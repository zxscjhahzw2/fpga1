==> flow/design.v <==
module shumaguan(
input clk,
input rst,
input [6:0]Acountdown, 
input [6:0]Bcountdown, 
input wire[3:0] Astate, 
input wire[3:0] Bstate, 
output reg[7:0] duanma, 
output reg[5:0] shumaguan_choose 
);
reg[7:0] array[0:9];
    localparam S0 = 4'd0, S1 = 4'd1, S2 = 4'd2, S3 = 4'd3,
               S4 = 4'd4;
always@(posedge clk or negedge rst)begin
	if(!rst)begin
	array[0]<=8'hc0;	
		array[1]<=8'hf9;
		array[2]<=8'ha4;
		array[3]<=8'hb0;
		array[4]<=8'h99;
		array[5]<=8'h92;
		array[6]<=8'h82;
		array[7]<=8'hf8;
		array[8]<=8'h80;
		array[9]<=8'h90;	
		shumaguan_choose<=6'b111111;
   end else begin
		case(shumaguan_choose)
			6'b111111:begin	
				case(Astate)
							S0: begin duanma<=8'h0f;shumaguan_choose <= 6'b111110;  end  
							S1: begin duanma<=8'h47;shumaguan_choose <= 6'b111110;  end  
							S2: begin duanma<=8'h11;shumaguan_choose <= 6'b111110;  end  
							S3: begin duanma<=8'h10;shumaguan_choose <= 6'b111110;  end  
							S4: begin duanma<=8'h11;shumaguan_choose <= 16'b111110;  end  
				endcase
			end
		6'b111110:begin
			duanma<=array[Acountdown/10];shumaguan_choose <= 6'b111101;
		  end	
		6'b111101:begin
			duanma<=array[Acountdown%10]; shumaguan_choose <= 6'b111011;
		  end
		6'b111011:begin
			case(Bstate)
						S0: begin duanma<=8'h11;shumaguan_choose <= 6'b110111; end  
						S1: begin duanma<=8'h0f;shumaguan_choose <= 6'b110111; end  
						S2: begin duanma<=8'h47;shumaguan_choose <= 6'b110111; end  
						S3: begin duanma<=8'h11;shumaguan_choose <= 6'b110111; end  
						S4: begin duanma<=8'h10;shumaguan_choose <= 6'b110111; end  
			endcase
		  end
		6'b110111:begin
			duanma<=array[Bcountdown/10]; shumaguan_choose <= 6'b101111;
		 end
		6'b101111:begin
			duanma<=array[Bcountdown%10]; shumaguan_choose <= 6'b011111;
			end
		6'b011111:begin
			shumaguan_choose <= 6'b111111;
		end
		endcase
	 end
end
endmodule
* Reports on shumaguan *
What the tools print for shumaguan, step after step.
Lines are those of the file above, counted from 1.
Library cell names are shortened.
A cell with n/a has no value.

inputs
  top = shumaguan
  clock port = clk
  standard-cell library = sky130hd
  library corner = tt_025C_1v80

* Word level *
Yosys after proc, flatten, opt, wreduce and memory -nomap, before mapping. Print and check cells are not counted. Equal cells are merged and count once.

operators by class
  eq/ne operators = 55
  reduce/logical cells = 14
  multiplexer cells = 10
  div/mod/pow operators = 4

operator list
  operator                                        count
  case mux 8 bit (select 10 bit)                  4
  divider 7 x 4 -> 32 bit with constant B         2
  remainder unit 7 x 4 -> 32 bit with constant B  2
  == test 4 x 3 -> 1 bit with constant B          18
  case mux 8 bit (select 4 bit)                   2
  == test 4 x 2 -> 1 bit with constant B          12
  case mux 8 bit (select 6 bit)                   1
  case mux 6 bit (select 7 bit)                   1
  == test 6 bit with constant B                   6
  == test 4 bit with constant B                   8
  == test 4 x 1 -> 1 bit with constant B          6
  zero test 4 bit                                 6
  2-to-1 mux 6 bit                                2
  inequality test 5 bit with constant B           2
  OR reduction 5 bit                              2
  nonzero test 7 bit                              1
  == test 6 x 5 -> 1 bit with constant B          1
  nonzero test 6 bit                              1
  inequality test 2 bit with constant B           2
  OR reduction 2 bit                              2
  AND reduction 4 bit                             1
  AND reduction 3 bit                             1

bit counts
  output and inout bits = 14
  register bits after elaboration = 14
  input bits = 24
  word-level cells = 85

* Depth *
Yosys ltp: most cells in a row. Word level: on the elaborated netlist, between registers, memories and ports. Mapped: between sequential cells and ports; inverters and the memories' decode and read muxes count.

logic depth
  depth in word-level cells = 4
  ABC_AREA = 0
  depth in mapped cells = 23
  mapped depth without buffers = 18

* After synthesis *
Source: synth_stat.txt of the flow (Yosys; design flattened, memories mapped). It holds for the ABC_AREA given above (unset counts as 0); a run with the other value may have another netlist.

cell types
  cell type  count  total area (um^2)
  edfxtp_1   8      240.23
  a21oi_1    32     160.154
  dfstp_2    6      157.651
  nor2_1     36     135.13
  o21ai_0    24     120.115
  nand2_1    29     108.854
  mux2i_1    10     100.096
  mux2_2     7      78.826
  ha_1       6      75.072
  nor3_1     13     65.062
  nand2b_1   10     62.56
  nor2b_1    10     62.56
  buf_2      12     60.058
  a211oi_1   7      52.55
  a31oi_1    8      50.048
  nand3_1    10     50.048
  inv_1      13     48.797
  a2111oi_0  5      43.792

Other cell types: 72; their cells: 154.

synthesis totals
  standard cells after synthesis = 400
  buffers = 26
  chip area (Yosys) = 0.0029653 mm^2
  flip-flop cells = 14
  sequential area = 0.0003979 mm^2

* Worst setup path after synthesis *
Path of least setup slack by OpenSTA after synthesis, without wires, with an ideal clock, recovery checks aside; 20% of the period is set as input and as output delay. Where synthesis merged equal registers, the netlist keeps one of their names.

path post-synthesis
  kind = input to register
  start point = input Bcountdown[4]
  end point = register duanma[3]
  buffers on the path = 3
  required time = 5.498 ns
  path slack = 0.737 ns
  external input delay = 1.154 ns
  arrival = 4.761 ns
  driving pins on the path = 20
  clock period = 5.77 ns
  path delay = 3.879 ns
  synthesis period reached = 5.033 ns

"path delay" is the arrival time less input delay plus setup time.
"driving pins on the path": output pins that drive a net of the path, with the launching flip-flop's if there is one; two outputs of one cell count as two.
"synthesis period reached" is the clock period less the worst setup slack; recovery checks do not enter. This is arithmetic on one report: input and output delays are still those of the set period (20% each).
Between the ends stands the longest chain of elaborated cells between them, by number of cells; it is not shown to be the way that was timed. Of several equally long chains one is given.
A line is the first line of the expression or statement that the cell stems from. Yosys adds cells for indexed reads and writes and turns some case tables into memories.
A register here has more assigning lines than the two given.

between the ends, post-synthesis
  cells stage by stage = buf_2 > or2_2 > nor2_1 > a21oi_1 > ha_1 > buf_2 > nor2b_1 > buf_2 > a221o_1 > or3_1 > a21oi_1 > ha_1 > inv_1 > a2111oi_2 > nor3_1 > o211ai_2 > a211oi_1 > o21bai_1 > a21oi_1 > or4_1
  cells in the longest elaborated chain = 4
  elaborated cells between the ends (all ways) = 25

RTL lines, path post-synthesis
  what                            RTL line  text
  from (decl)                     5         input [6:0]Bcountdown,
  remainder unit 7 x 4 -> 32 bit  57
  == test 4 bit                   57
  case mux 8 bit (select 10 bit)  57
  case mux 8 bit (select 6 bit)   28
  to (assign)                     31
  to (assign)                     32
  to (decl)                       8         output reg[7:0] duanma,

* Worst path after layout *
Path of least setup slack in the final report of run A (OpenROAD, finished layout, wires in). Where an end is a register, its clock arrival counts in the times.

path post-layout
  kind = input to register
  start point = input Bcountdown[5]
  end point = register duanma[2]
  external input delay = 1.79 ns
  clock period = 8.94 ns
  required time = 8.95 ns
  arrival = 7.29 ns
  buffers on the path = 1
  path slack = 1.66 ns
  driving pins on the path = 18

Between the ends stands the longest chain of elaborated cells between them, by number of cells; it is not shown to be the way that was timed. Of several equally long chains one is given.
A register here has more assigning lines than the two given.

between the ends, post-layout
  cells stage by stage = clkdlybuf4s50_1 > or2_2 > nor2_1 > a21oi_1 > ha_1 > nor2b_1 > a21oi_1 > or3_1 > a21oi_1 > ha_1 > inv_1 > nor3_1 > o21ai_0 > a31oi_1 > nand2_1 > nor2_1 > a21oi_1 > o311ai_0
  cells in the longest elaborated chain = 4
  elaborated cells between the ends (all ways) = 25

RTL lines, path post-layout
  what                            RTL line  text
  from (decl)                     5         input [6:0]Bcountdown,
  remainder unit 7 x 4 -> 32 bit  57
  == test 4 bit                   57
  case mux 8 bit (select 10 bit)  57
  case mux 8 bit (select 6 bit)   28
  to (assign)                     31
  to (assign)                     32
  to (decl)                       8         output reg[7:0] duanma,

# Flow runs of shumaguan

shumaguan through Yosys and OpenROAD on sky130hd: 2 stored runs, unordered, with their settings and measured results. The constraints put input and output delay at 20% of the set period each and load the outputs with 0.01 pF.
"clock period reached" means the clock period less the worst setup slack. The figure is calculated, with input and output delays left at 20% of the set period.
"critical setup path time" is the time allowed to the run's worst setup path (the clock period less input and output delay, where it has them) less its slack. Clock arrival times count: a late capture clock shortens it, a late launch clock lengthens it.
"power consumption": no workload was simulated; the value follows from the tool's default switching activity.
Settings: n/a = not set for that run.

setting or result                              run A              run B
period_ns                                      8.94               6.7
CORE_UTILIZATION                               63                 30
PLACE_DENSITY_LB_ADDON                         0.19               0.04
TNS_END_PERCENT                                90                 30
ABC_AREA                                       0                  n/a
CTS_CLUSTER_DIAMETER                           371                n/a
MAX_ROUTING_LAYER                              met4               n/a
CAP_MARGIN                                     20                 20
CORE_MARGIN                                    2                  2
SLEW_MARGIN                                    20                 20
SETUP_SLACK_MARGIN                             n/a                1.14
CTS_CLUSTER_SIZE                               n/a                76
MIN_ROUTING_LAYER                              n/a                met1
power consumption (W)                          0.0002893          0.000386
utilization of the finished layout (%)         74.3               36.6
overall die area (mm^2)                        0.0052715          0.0106957
standard-cell area of the final layout (mm^2)  0.0033032          0.0035447
post-route setup TNS (ns)                      0.000              0.000
worst hold slack in the final report (ns)      0.563              0.553
worst setup slack after layout (ns)            1.659              1.351
mapped cell area after synthesis (mm^2)        0.0029653          0.0029653
clock period reached (ns)                      7.281              5.349
critical setup path time (ns)                  5.49               4.01
worst setup path type                          input to register  input to register
