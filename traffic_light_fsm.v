==> flow/design.v <==
module traffic_light_fsm(
    input clk,
    input rst,
    output reg [3:0] A_lights, 
    output reg [3:0] B_lights,
	 output reg	[3:0] Astate, 
	 output reg [3:0] Bstate, 
    output reg [6:0] Acountdown,  
	 output reg [6:0] Bcountdown
);
    reg [3:0] statea;
	 reg [3:0] stateb;
    reg [6:0] timera;
	 reg [6:0] timerb;
	localparam S0 = 4'd0, S1 = 4'd1, S2 = 4'd2, S3 = 4'd3,
               S4 = 4'd4,S5=4'd5;
    always @(posedge clk or negedge rst) begin
        if (!rst) begin
            statea <= S0;                       
				stateb<=S0;
            timera <= 7'd0;
				timerb<=7'd0;
        end else begin
            if (timera == 0) begin
                case (statea)
                    S0: begin Astate<=S1;statea <= S1; timera <= 7'd15; end 
                    S1: begin Astate<=S2;statea <= S2; timera <= 7'd5; end 
                    S2: begin Astate<=S3;statea <= S3; timera <= 7'd40; end 
                    S3: begin Astate<=S4;statea <= S4; timera<= 7'd5; end 
                    S4: begin Astate<=S0;statea <= S0; timera <= 7'd55; end 
                endcase 
				end	else begin
            timera <= timera - 1;  
        end
				if(timerb==0)begin
					 case(stateb)
						  S0: begin Bstate<=S1;stateb <= S1; timerb <= 7'd65; end 
                    S1: begin Bstate<=S2;stateb <= S2; timerb <= 7'd15; end 
                    S2: begin Bstate<=S3;stateb <= S3; timerb <= 7'd5; end 
                    S3: begin Bstate<=S4;stateb <= S4; timerb <= 7'd30; end 
                    S4: begin Bstate<=S0;stateb <= S0; timerb <= 7'd5; end 
					 endcase 
            end else begin
            timerb <= timerb - 1;  
        end
		end  
    end
    always @(posedge clk or negedge rst) begin
        if (!rst)begin
            Acountdown <= 7'd0;
				Bcountdown<=7'd0;
				end
        else begin
            Acountdown <= timera;  
				Bcountdown <= timerb;
				end
    end
    always @(*) begin
        case (statea)
            S0: begin A_lights = 4'b0001; end  
            S1: begin A_lights = 4'b1000; end  
            S2: begin A_lights = 4'b0010; end  
            S3: begin A_lights = 4'b0100; end  
            S4: begin A_lights = 4'b0010; end  
            default: begin A_lights = 4'b0000; end
        endcase
		  case(stateb)
				S0: begin B_lights = 4'b0010; end  
            S1: begin B_lights = 4'b0001; end  
            S2: begin B_lights = 4'b1000; end  
            S3: begin B_lights = 4'b0010; end  
            S4: begin B_lights = 4'b0100; end  
            default: begin B_lights = 4'b0000; end
        endcase
    end
endmodule
Tool chain data of traffic_light_fsm

The steps from the RTL of traffic_light_fsm to its reports follow in flow order.
Lines are those of the file above, counted from 1.
A cell with -- has no value.

Top module: traffic_light_fsm
Clock: clk
Library: sky130hd
Timing corner: tt_025C_1v80

Word level

Yosys after proc, flatten, opt, wreduce and memory -nomap, before mapping. Memory bits, and registers merged into a memory's read port (data or address), are not among the register bits. Print and check cells are not counted. Equal cells are merged and count once.

Flip-flop bits (word level): 44
Latch bits: 0
Memory bits (writable): 0
ROM bits: 0
Clocked read ports x word width: 0
Memories kept: 0
Output and inout port bits: 30

Add/subtract/negate cells: 2
$mul: 0
Div/mod/pow operators: 0
$lt $le $gt $ge: 0
Equality and inequality tests: 10
Shifts and indexed selects: 0
Muxes and demuxes: 8
Bitwise gates (word level): 0
Reductions and logical operators: 14

Operators with widths:

| kind                                                                     | count |
| 7-bit parallel mux with 4-bit select                                     | 2 |
| 4-bit parallel mux with 5-bit select                                     | 2 |
| 4-bit parallel mux with 4-bit select                                     | 2 |
| 4-bit by 2-bit equality test with 1-bit output (second input constant)   | 4 |
| 7-bit by 1-bit subtractor with 7-bit output (second input constant)      | 2 |
| 7-bit logical NOT                                                        | 2 |
| 7-bit two-way mux                                                        | 2 |
| 5-bit by 2-bit inequality test with 1-bit output (second input constant) | 2 |
| 5-bit nonzero test                                                       | 2 |
| 2-bit OR reduction                                                       | 4 |
| 4-bit by 1-bit equality test with 1-bit output (second input constant)   | 2 |
| 4-bit by 3-bit equality test with 1-bit output (second input constant)   | 2 |
| 4-bit logical NOT                                                        | 2 |
| 3-bit AND reduction                                                      | 2 |
| 2-bit AND reduction                                                      | 2 |

Logic depth

Yosys ltp: most cells in a row. Word level: on the elaborated netlist, between registers, memories and ports. Mapped: between sequential cells and ports; inverters and the memories' decode and read muxes count.

Word-level depth: 4
ABC_AREA: 0
Gate-level depth with buffers: 6
Depth with buffers taken out: 5

After synthesis

Source: synth_stat.txt of the flow (Yosys; design flattened, memories mapped). It holds for the ABC_AREA given above (unset counts as 0); a run with the other value may have another netlist.
Totals and module areas in this step are rounded.

Cell types:

| cell type                 | count | total area (um^2) |
| sky130_fd_sc_hd__dfrtp_1  | 36    | 900.864 |
| sky130_fd_sc_hd__edfxtp_1 | 6     | 180.173 |
| sky130_fd_sc_hd__mux2_2   | 10    | 112.608 |
| sky130_fd_sc_hd__dfstp_2  | 2     | 52.55 |
| sky130_fd_sc_hd__ha_1     | 4     | 50.048 |
| sky130_fd_sc_hd__or2_2    | 7     | 43.792 |
| sky130_fd_sc_hd__o21ai_0  | 7     | 35.034 |
| sky130_fd_sc_hd__or3_1    | 5     | 31.28 |
| sky130_fd_sc_hd__a21oi_1  | 6     | 30.029 |
| sky130_fd_sc_hd__clkbuf_1 | 8     | 30.029 |
| sky130_fd_sc_hd__nand2b_1 | 4     | 25.024 |
| sky130_fd_sc_hd__inv_1    | 6     | 22.522 |
| sky130_fd_sc_hd__mux2i_1  | 2     | 20.019 |
| sky130_fd_sc_hd__nor3_1   | 4     | 20.019 |
| sky130_fd_sc_hd__nor3_2   | 2     | 20.019 |
| sky130_fd_sc_hd__nor2_1   | 5     | 18.768 |
| sky130_fd_sc_hd__a211o_1  | 2     | 17.517 |
| sky130_fd_sc_hd__buf_4    | 2     | 15.014 |

Not listed: further types 23, cells in them 33.

Mapped cells: 151
Mapped area: 1900 um^2
Area of sequential cells: 1100 um^2
Flip-flops: 44

Path before layout

OpenSTA on the mapped netlist: ideal clock, no wires. The path of least setup slack (recovery checks aside). Input and output delay are each 20% of the period. Register names are those of the netlist, which keeps one name where synthesis merged equal registers.

Path kind: register to register
Start: register timera[0]
End: register Astate[0]
Clock period: 2.56 ns
Setup time: 0.319 ns
Arrival time: 1.339 ns
Required time: 2.241 ns
Setup slack: 0.902 ns
Path delay: 1.658 ns
Stages: 7
Path buffers: 1
Synthesis period reached: 1.658 ns

"path delay" = arrival - input delay + setup time.
"stages": output pins that drive a net of the path, with the launching flip-flop's if there is one; two outputs of one cell count as two.
"synthesis period reached" is the clock period less the worst setup slack; recovery checks do not enter. This is arithmetic on one report: input and output delays are still those of the set period (20% each).
The rows between start and end are the longest chain of elaborated cells between them; the timing report does not say that the signal goes this way. Where chains are equally long, one stands for them.
Each line given opens the expression or statement behind the cell; cells for indexed reads and writes are added by Yosys, which also makes memories of some case tables.
At most two assigning lines are given for a register; there are more.

Cells stage by stage: sky130_fd_sc_hd__dfrtp_1 sky130_fd_sc_hd__inv_1 sky130_fd_sc_hd__ha_1 sky130_fd_sc_hd__nor3b_1 sky130_fd_sc_hd__nand2_1 sky130_fd_sc_hd__buf_2 sky130_fd_sc_hd__nor2_1
Length of the longest elaborated chain: 2
Elaborated cells between the ends (all ways): 2
RTL lines with such cells: 1

Ends and longest elaborated chain, post-synthesis:

| what                | RTL line | source |
| start, declared     | 13       | `reg [6:0] timera;` |
| start, assigned     | 21       | `timera <= 7'd0;` |
| start, assigned     | 33       | `timera <= timera - 1;` |
| 7-bit logical NOT   | 24       | `if (timera == 0) begin` |
| 3-bit AND reduction | --       |  |
| end, assigned       | 26       | `S0: begin Astate<=S1;statea <= S1; timera <= 7'd15; end` |
| end, assigned       | 27       | `S1: begin Astate<=S2;statea <= S2; timera <= 7'd5; end` |
| end, declared       | 6        | `output reg [3:0] Astate,` |

Worst path after layout

From the final timing report of flow run 2: the path of least setup slack in the routed layout; clock arrival at registers is part of the times.

Path kind: register to register
Start: register timera[1]
End: register (no name shown)
Clock period: 1.43 ns
Setup time: 0.11 ns
Arrival time: 1.70 ns
Required time: 1.60 ns
Setup slack: -0.09 ns
Stages: 7
Path buffers: 1

At most two assigning lines are given for a register; there are more.

Cells stage by stage: sky130_fd_sc_hd__dfrtp_1 sky130_fd_sc_hd__inv_2 sky130_fd_sc_hd__ha_4 sky130_fd_sc_hd__nor3b_4 sky130_fd_sc_hd__nand2_2 sky130_fd_sc_hd__buf_6 sky130_fd_sc_hd__mux2_4

Ends and longest elaborated chain, after layout:

| what            | RTL line | source |
| start, declared | 13       | `reg [6:0] timera;` |
| start, assigned | 21       | `timera <= 7'd0;` |
| start, assigned | 33       | `timera <= timera - 1;` |

No chain of elaborated cells between the ends is given.

--- measured runs ---
Below are 2 stored runs of the flow (Yosys, OpenROAD; platform sky130hd) on traffic_light_fsm, each with its settings and what was measured, unordered. Constraints: input delay and output delay 20% of the set period each, output load 0.01 pF.
"achieved period": clock period set for the run, less the worst setup slack. It is reckoned from that one timing run; input and output delays stay at 20% of the period that was set.
"time used up by the worst setup path" = time allowed to the worst setup path (clock period - input delay - output delay, where it has them) - its slack; a late launch clock adds to it, a late capture clock takes from it.
"power consumption": no workload was simulated; the value follows from the tool's default switching activity.
Measured values are rounded.

## Flow run 1

==> flow/run.sh <==
#!/bin/bash
# the make line also repeats the synthesis and layout settings of config.mk as NAME=value (left out here)
make -C /OpenROAD-flow-scripts/flow DESIGN_CONFIG=/design/flow/config.mk WORK_HOME=/design/flow/orfs CLKGATE_MAP_FILE= finish
==> flow/config.mk <==
export PLATFORM = sky130hd
export DESIGN_NAME = traffic_light_fsm
export DESIGN_NICKNAME = traffic_light_fsm
export VERILOG_FILES = /design/flow/design.v
export SDC_FILE = /design/flow/constraint.sdc
export NUM_CORES = 4
export LEC_CHECK = 0
export CAP_MARGIN = 35
export CELL_PAD_IN_SITES_GLOBAL_PLACEMENT = 3
export CORE_MARGIN = 4
export CORE_UTILIZATION = 50
export CTS_CLUSTER_DIAMETER = 207
export GPL_ROUTABILITY_DRIVEN = 1
export PLACE_DENSITY_LB_ADDON = 0.12
export SETUP_SLACK_MARGIN = 0.37
export SLEW_MARGIN = 20
==> flow/constraint.sdc <==
create_clock -name core_clock -period 1.23 [get_ports {clk}]
set_input_delay 0.2460 -clock core_clock [delete_from_list [all_inputs] [get_ports {clk}]]
set_output_delay 0.2460 -clock core_clock [all_outputs]
set_load 0.01 [all_outputs]

Flow run 1: not finished: placement ended with error FLW-0024

## Flow run 2

==> flow/run.sh <==
#!/bin/bash
# the make line also repeats the synthesis and layout settings of config.mk as NAME=value (left out here)
make -C /OpenROAD-flow-scripts/flow DESIGN_CONFIG=/design/flow/config.mk WORK_HOME=/design/flow/orfs CLKGATE_MAP_FILE= finish
==> flow/config.mk <==
export PLATFORM = sky130hd
export DESIGN_NAME = traffic_light_fsm
export DESIGN_NICKNAME = traffic_light_fsm
export VERILOG_FILES = /design/flow/design.v
export SDC_FILE = /design/flow/constraint.sdc
export NUM_CORES = 4
export LEC_CHECK = 0
export CAP_MARGIN = 20
export CORE_MARGIN = 2
export CORE_UTILIZATION = 40
export SLEW_MARGIN = 20
==> flow/constraint.sdc <==
create_clock -name core_clock -period 1.43 [get_ports {clk}]
set_input_delay 0.2860 -clock core_clock [delete_from_list [all_inputs] [get_ports {clk}]]
set_output_delay 0.2860 -clock core_clock [all_outputs]
set_load 0.01 [all_outputs]

| result of flow run 2 | value |
|---|---|
| lowest setup slack | -0.094 ns |
| standard-cell area after layout | 2800 um^2 |
| power consumption | 2.0 mW |
| total negative setup slack | -1.2 ns |
| area of the synthesized netlist | 1900 um^2 |
| full die area | 5200 um^2 |
| time used up by the worst setup path | 1.52 ns |
| critical path kind | register to register |
| final utilization | 64 % |
| achieved period | 1.524 ns |
--- end ---
