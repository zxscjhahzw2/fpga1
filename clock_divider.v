==> flow/design.v <==
module clock_divider(
    input clk,
    input rst,
    output reg clk_out,
	 output reg clk_out2
);
    reg [24:0] counter;
	 reg[24:0]counter2;
    always @(posedge clk or negedge rst) begin
        if (!rst) begin
            counter <= 0;
            clk_out <= 0;
        end else if (counter ==  24999999) begin  
            counter <= 0;
            clk_out <= ~clk_out;
        end else begin  
            counter <= counter + 1;
        end
    end
	     always @(posedge clk or negedge rst) begin
        if (!rst) begin
            counter2 <= 0;
            clk_out2 <= 0;
        end else if (counter2 == 9999) begin  
            counter2 <= 0;
            clk_out2 <= ~clk_out2;
        end else begin  
            counter2 <= counter2 + 1;
        end
    end
endmodule
* Step by step through the tools: clock_divider
The steps from the RTL of clock_divider to its reports follow in flow order. Lines are those of the file above, counted from 1. Cell names lack the library's common part. The mark -- stands for no value.
Set-up: top module clock_divider, clock port clk, cell library sky130hd, corner tt_025C_1v80

* Elaborated design
Counts by Yosys on the flattened word-level netlist (proc, flatten, opt, wreduce; memories kept). Register bits leave out memories and registers merged into their read ports (data or address); mux counts leave out enables and synchronous resets folded into registers. Print and check cells are left out. Cells with the same type and inputs are merged into one.
Bit counts: flip-flop bits (word level) 52, bits in latches 0, RAM bits 0, bits in read-only memories 0, word width x clocked read ports 0, memories 0, input port bits 2, elaborated cells 12
Operators by class: add/subtract/negate cells 2, multiply operators 0, divide/modulo/power cells 0, $lt $le $gt $ge 0, equal/unequal tests 2, shift operators 0, mux-type cells 2, bitwise gates (word level) 2, reductions and logical operators 0
Operators with widths (count):
- 25-bit by 1-bit adder with 25-bit output (second input constant) | 2
- 25-bit 2-to-1 mux | 2
- 25-bit by 14-bit == test with 1-bit output (second input constant) | 1
- 25-bit == test (second input constant) | 1
- 1-bit inverter | 2

* Longest topological paths
Depth = most cells in a row (Yosys ltp): at word level without a register or memory, in the mapped netlist without a sequential cell, where the memories' decode and read muxes count.
Logic depth: depth after elaboration 2, ABC_AREA 0, mapped depth 7, gate-level depth less buffers 6

* Netlist
Yosys stat after the flow's synthesis: flattened, memories mapped to cells. It holds for the ABC_AREA given above (unset counts as 0); a run with the other value may have another netlist.
Cell types (count):
- dfrtp_1 | 52
- xnor2_1 | 21
- xor2_1 | 20
- nor2_1 | 29
- nand3_1 | 18
- nand2_1 | 22
- nand4_1 | 8
- or3_1 | 6
- nor3_1 | 7
- inv_1 | 8
- ha_1 | 2
- nor4_1 | 4
- nor2_8 | 1
- nor3_2 | 2
- o21ai_0 | 4
- and3_1 | 3
- and4_1 | 2
- nor4b_1 | 2
Other cell types: 18; their cells: 22.
Synthesis totals: standard cells after synthesis 233, cell area after synthesis 0.0024186 mm^2, sequential area 0.0013012 mm^2, flip-flops 52

* Worst setup path after synthesis
Path of least setup slack by OpenSTA after synthesis, without wires, with an ideal clock, recovery checks aside; 20% of the period is set as input and as output delay. Where synthesis merged equal registers, the netlist keeps one of their names.
Timing path post-synthesis: kind register to register, start reg counter[0], end reg counter[13], period 2370 ps, library setup time 126 ps, launch time at the first pin 0 ps, arrival 1728 ps, data required time 2244 ps, slack 516 ps, delay of the path 1854 ps, driving pins on the path 8, buffers on the path 1, synthesis period reached 1854 ps
"delay of the path" is the arrival time less input delay plus setup time. "driving pins on the path" counts driving pins, that of a launching flip-flop among them; a cell with two outputs on the path counts twice. "synthesis period reached" = period - worst setup slack (recovery checks aside). The figure is calculated, with input and output delays left at 20% of the set period. Between the ends stands the longest chain of elaborated cells between them, by number of cells; it is not shown to be the way that was timed. Of several equally long chains one is given. A line is the first line of the expression or statement that the cell stems from. Yosys adds cells for indexed reads and writes and turns some case tables into memories. A register here has more assigning lines than the two given.
Between the ends, post-synthesis: cell sequence dfrtp_1 > ha_1 > nand3_1 > or3_1 > or3_4 > nor2_8 > buf_6 > a21oi_1, length of the longest elaborated chain 2
Ends and longest elaborated chain, post-synthesis:
- from (decl) | RTL line 7 | reg [24:0] counter;
- from (assign) | RTL line 11 | counter <= 0;
- from (assign) | RTL line 17 | counter <= counter + 1;
- 25-bit by 1-bit adder with 25-bit output | RTL line 17
- 25-bit 2-to-1 mux | RTL line 13 | end else if (counter ==  24999999) begin
- to (assign) | RTL line 14 | counter <= 0;
- to (assign) | RTL line 17
- to (decl) | RTL line 7

* Worst path after layout
Path of least setup slack in the final report of run 1 (OpenROAD, finished layout, wires in). Where an end is a register, its clock arrival counts in the times. The report prints the path's times to 10 ps; the period is as set.
Timing path post-layout: kind register to register, start reg counter[0], end reg counter[5], period 2590 ps, library setup time 130 ps, launch time at the first pin 280 ps, arrival 2240 ps, data required time 2750 ps, slack 510 ps, driving pins on the path 7, buffers on the path 0
Between the ends stands the longest chain of elaborated cells between them, by number of cells; it is not shown to be the way that was timed. Of several equally long chains one is given. A register here has more assigning lines than the two given.
Between the ends, post-layout: cell sequence dfrtp_1 > ha_1 > nand3_1 > or3_1 > or3_4 > nor2_8 > o221ai_1, length of the longest elaborated chain 2
Ends and longest elaborated chain, post-layout:
- from (decl) | RTL line 7 | reg [24:0] counter;
- from (assign) | RTL line 11 | counter <= 0;
- from (assign) | RTL line 17 | counter <= counter + 1;
- 25-bit by 1-bit adder with 25-bit output | RTL line 17
- 25-bit 2-to-1 mux | RTL line 13 | end else if (counter ==  24999999) begin
- to (assign) | RTL line 14 | counter <= 0;
- to (assign) | RTL line 17
- to (decl) | RTL line 7

Wiki page: clock_divider / flow data

Measured results for clock_divider: 2 stored runs of the Yosys and OpenROAD flow on sky130hd. The settings differ; the order carries no meaning. The constraints put input and output delay at 20% of the set period each and load the outputs with 0.01 pF.
By "achieved clock period" is meant the clock period of the run minus its worst setup slack. This is arithmetic on one report: input and output delays are still those of the set period (20% each).
"worst setup path time" = time allowed to the worst setup path (clock period - input delay - output delay, where it has them) - its slack; a late launch clock adds to it, a late capture clock takes from it.
"power" is the tool's figure for a default switching activity; nothing was simulated.
"worst setup path time" is known to 10 ps.
[run 1] settings: period_ns=2.59, CORE_UTILIZATION=26, SETUP_SLACK_MARGIN=0.31, PLACE_DENSITY_LB_ADDON=0.13, CORE_ASPECT_RATIO=0.65, TNS_END_PERCENT=5, GPL_TIMING_DRIVEN=1, CAP_MARGIN=35, CORE_MARGIN=2, SLEW_MARGIN=20
[run 1] result: chip area after synthesis (Yosys) 0.0024186 mm^2, die area 0.010108 mm^2, standard-cell area of the final layout 0.0027602 mm^2, utilization 30.4%, worst setup slack after layout 511 ps, total negative slack 0 ps, power 0.00158 W, achieved clock period 2079 ps, worst setup path time 2080 ps, worst setup path kind register to register
[run 2] settings: period_ns=2.24, CORE_UTILIZATION=41, SETUP_SLACK_MARGIN=0.22, PLACE_DENSITY_LB_ADDON=0.13, CORE_ASPECT_RATIO=0.64, CORE_MARGIN=9, CELL_PAD_IN_SITES_GLOBAL_PLACEMENT=1, GPL_TIMING_DRIVEN=1, GPL_ROUTABILITY_DRIVEN=0, CTS_CLUSTER_SIZE=97, CTS_CLUSTER_DIAMETER=251, CAP_MARGIN=25, MAX_ROUTING_LAYER=met4, SLEW_MARGIN=20
[run 2] result: chip area after synthesis (Yosys) 0.0024186 mm^2, die area 0.0090571 mm^2, standard-cell area of the final layout 0.0026988 mm^2, utilization 49.4%, worst setup slack after layout 294 ps, total negative slack 0 ps, power 0.001497 W, achieved clock period 1946 ps, worst setup path time 1950 ps, worst setup path kind register to register
